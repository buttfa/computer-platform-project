==> flow/design.v <==
module top(
  input clk,  
  input rst,  
  output reg [9:0] f
);
  always @(posedge clk) begin
    if (!rst)
      f <= 0;
    else
      f <= f + 1;
  end
endmodule
# Reports on top
# What the tools print for top, step after step.
# Lines are those of the file above, counted from 1.
# Library cell names are shortened.
# Not given: n/a
dict set report design {
  top_module {top}
  clock {clk}
  library {sky130hd}
  pvt_corner {tt_025C_1v80}
}

# After elaboration
# Source: Yosys, flattened and elaborated, memories not mapped. Widths are those after wreduce; folded enables and synchronous resets count as part of the registers. Registers that Yosys merges into a memory's read port (data or address) are not register bits. Print and check cells do not count. Equal cells are merged and count once.
dict set report bits {
  regBits 10
  latchBits 0
  ramBits 0
  mem_bits_ro 0
  clocked_rd_ports_x_width 0
  memories 0
  input_bits 2
  output_inout_bits 10
  word_cells 2
}
dict set report op_classes {
  add_sub_neg 1
  n_mul 0
  n_div 0
  n_cmp 0
  n_eq 0
  shift 0
  muxes 0
  n_logic 0
  reduce_logical 0
}
# cell count
set op_table {}
lappend op_table {{adder 10 x 1 -> 10 bit (second input constant)} 1}

# Longest topological paths
# Depth = most cells in a row (Yosys ltp): at word level without a register or memory, in the mapped netlist without a sequential cell, where the memories' decode and read muxes count.
dict set report logic_depth {
  ltp_word 1
  ABC_AREA 0
  ltp_mapped 4
  ltp_nobuf 4
}

# Netlist
# Yosys stat after the flow's synthesis: flattened, memories mapped to cells. It holds for the ABC_AREA given above (unset counts as 0); a run with the other value may have another netlist.
# The area totals of this step are shown rounded.
dict set report synth_totals {
  cell_count 45
  synth_area_um2 414
  seq_area_um2 200
  ff_cells 10
}
# type count
set types {}
lappend types {dfxtp_1 10}
lappend types {o31ai_1 3}
lappend types {xor2_1 2}
lappend types {nand2_1 4}
lappend types {nand3_1 3}
lappend types {nor2_1 4}
lappend types {o211ai_1 2}
lappend types {ha_1 1}
lappend types {nand2b_1 2}
lappend types {inv_1 3}
lappend types {a21oi_1 2}
lappend types {mux2i_1 1}
lappend types {nand3_2 1}
lappend types {xnor2_1 1}
lappend types {or3_2 1}
lappend types {or4_1 1}
lappend types {and2_1 1}
lappend types {nand4_1 1}
# Other cell types: 2; their cells: 2.

# Worst setup path after synthesis
# Path of least setup slack by OpenSTA after synthesis, without wires, with an ideal clock, recovery checks aside; 20% of the period is set as input and as output delay. Where synthesis merged equal registers, the netlist keeps one of their names.
dict set report synth_timing {
  kind {flip-flop to flip-flop}
  start {register f[2]}
  end {register f[7]}
  period_ps 1430
  launch_ps 0
  arrival_time_ps 1170
  required_time_ps 1360
  setup_slack_ps 191
  delay_ps 1240
  path_stages 4
  path_buffers 0
  synth_period_reached_ps 1239
}
# "delay_ps" = arrival - input delay + setup time.
# "path_stages" counts driving pins, that of a launching flip-flop among them; a cell with two outputs on the path counts twice.
# "synth_period_reached_ps" = period - worst setup slack (recovery checks aside). The figure is calculated, with input and output delays left at 20% of the set period.
# Between the ends stands the longest chain of elaborated cells between them, by number of cells; it is not shown to be the way that was timed. Of several equally long chains one is given.
# A line is the first line of the expression or statement that the cell stems from. Yosys adds cells for indexed reads and writes and turns some case tables into memories.
dict set report synth_between {
  path_cell_list {dfxtp_1 nand3_2 or4_1 a21oi_1}
  elab_chain_cells 1
  cone_cells 1
  lines_between 1
  cone_classes {add/sub: 1}
}
# element line
set synth_rtl {}
lappend synth_rtl {{start: declaration} 4} ;# output reg [9:0] f
lappend synth_rtl {{start: assignment} 8} ;# f <= 0;
lappend synth_rtl {{start: assignment} 10} ;# f <= f + 1;
lappend synth_rtl {{adder 10 x 1 -> 10 bit} 10}
lappend synth_rtl {{end: assignment} 8}
lappend synth_rtl {{end: assignment} 10}
lappend synth_rtl {{end: declaration} 4}

# Settings of 2 stored flow runs for module top (sky130hd), not sorted in any way. The constraints put input and output delay at 20% of the set period each and load the outputs with 0.01 pF.
run="run A" settings period_ns=2.01 CORE_UTILIZATION=41 SETUP_SLACK_MARGIN=0.01 PLACE_DENSITY_LB_ADDON=0.21 HOLD_SLACK_MARGIN=-0.02 CORE_MARGIN=9 CELL_PAD_IN_SITES_GLOBAL_PLACEMENT=0 CELL_PAD_IN_SITES_DETAIL_PLACEMENT=1 TNS_END_PERCENT=55 GPL_TIMING_DRIVEN=1 SLEW_MARGIN=5 MIN_ROUTING_LAYER="met1" MAX_ROUTING_LAYER="met5" CAP_MARGIN=20
run="run A" outcome="not finished: floorplanning ended with error PDN-0185"
run="run B" settings period_ns=1.48 CORE_UTILIZATION=69 SETUP_SLACK_MARGIN=0.07 CELL_PAD_IN_SITES_DETAIL_PLACEMENT=1 ABC_AREA=0 GPL_TIMING_DRIVEN=1 CTS_CLUSTER_DIAMETER=244 CAP_MARGIN=10 MAX_ROUTING_LAYER="met5" CORE_MARGIN=2 SLEW_MARGIN=20
run="run B" outcome="not finished: floorplanning ended with error PDN-0185"
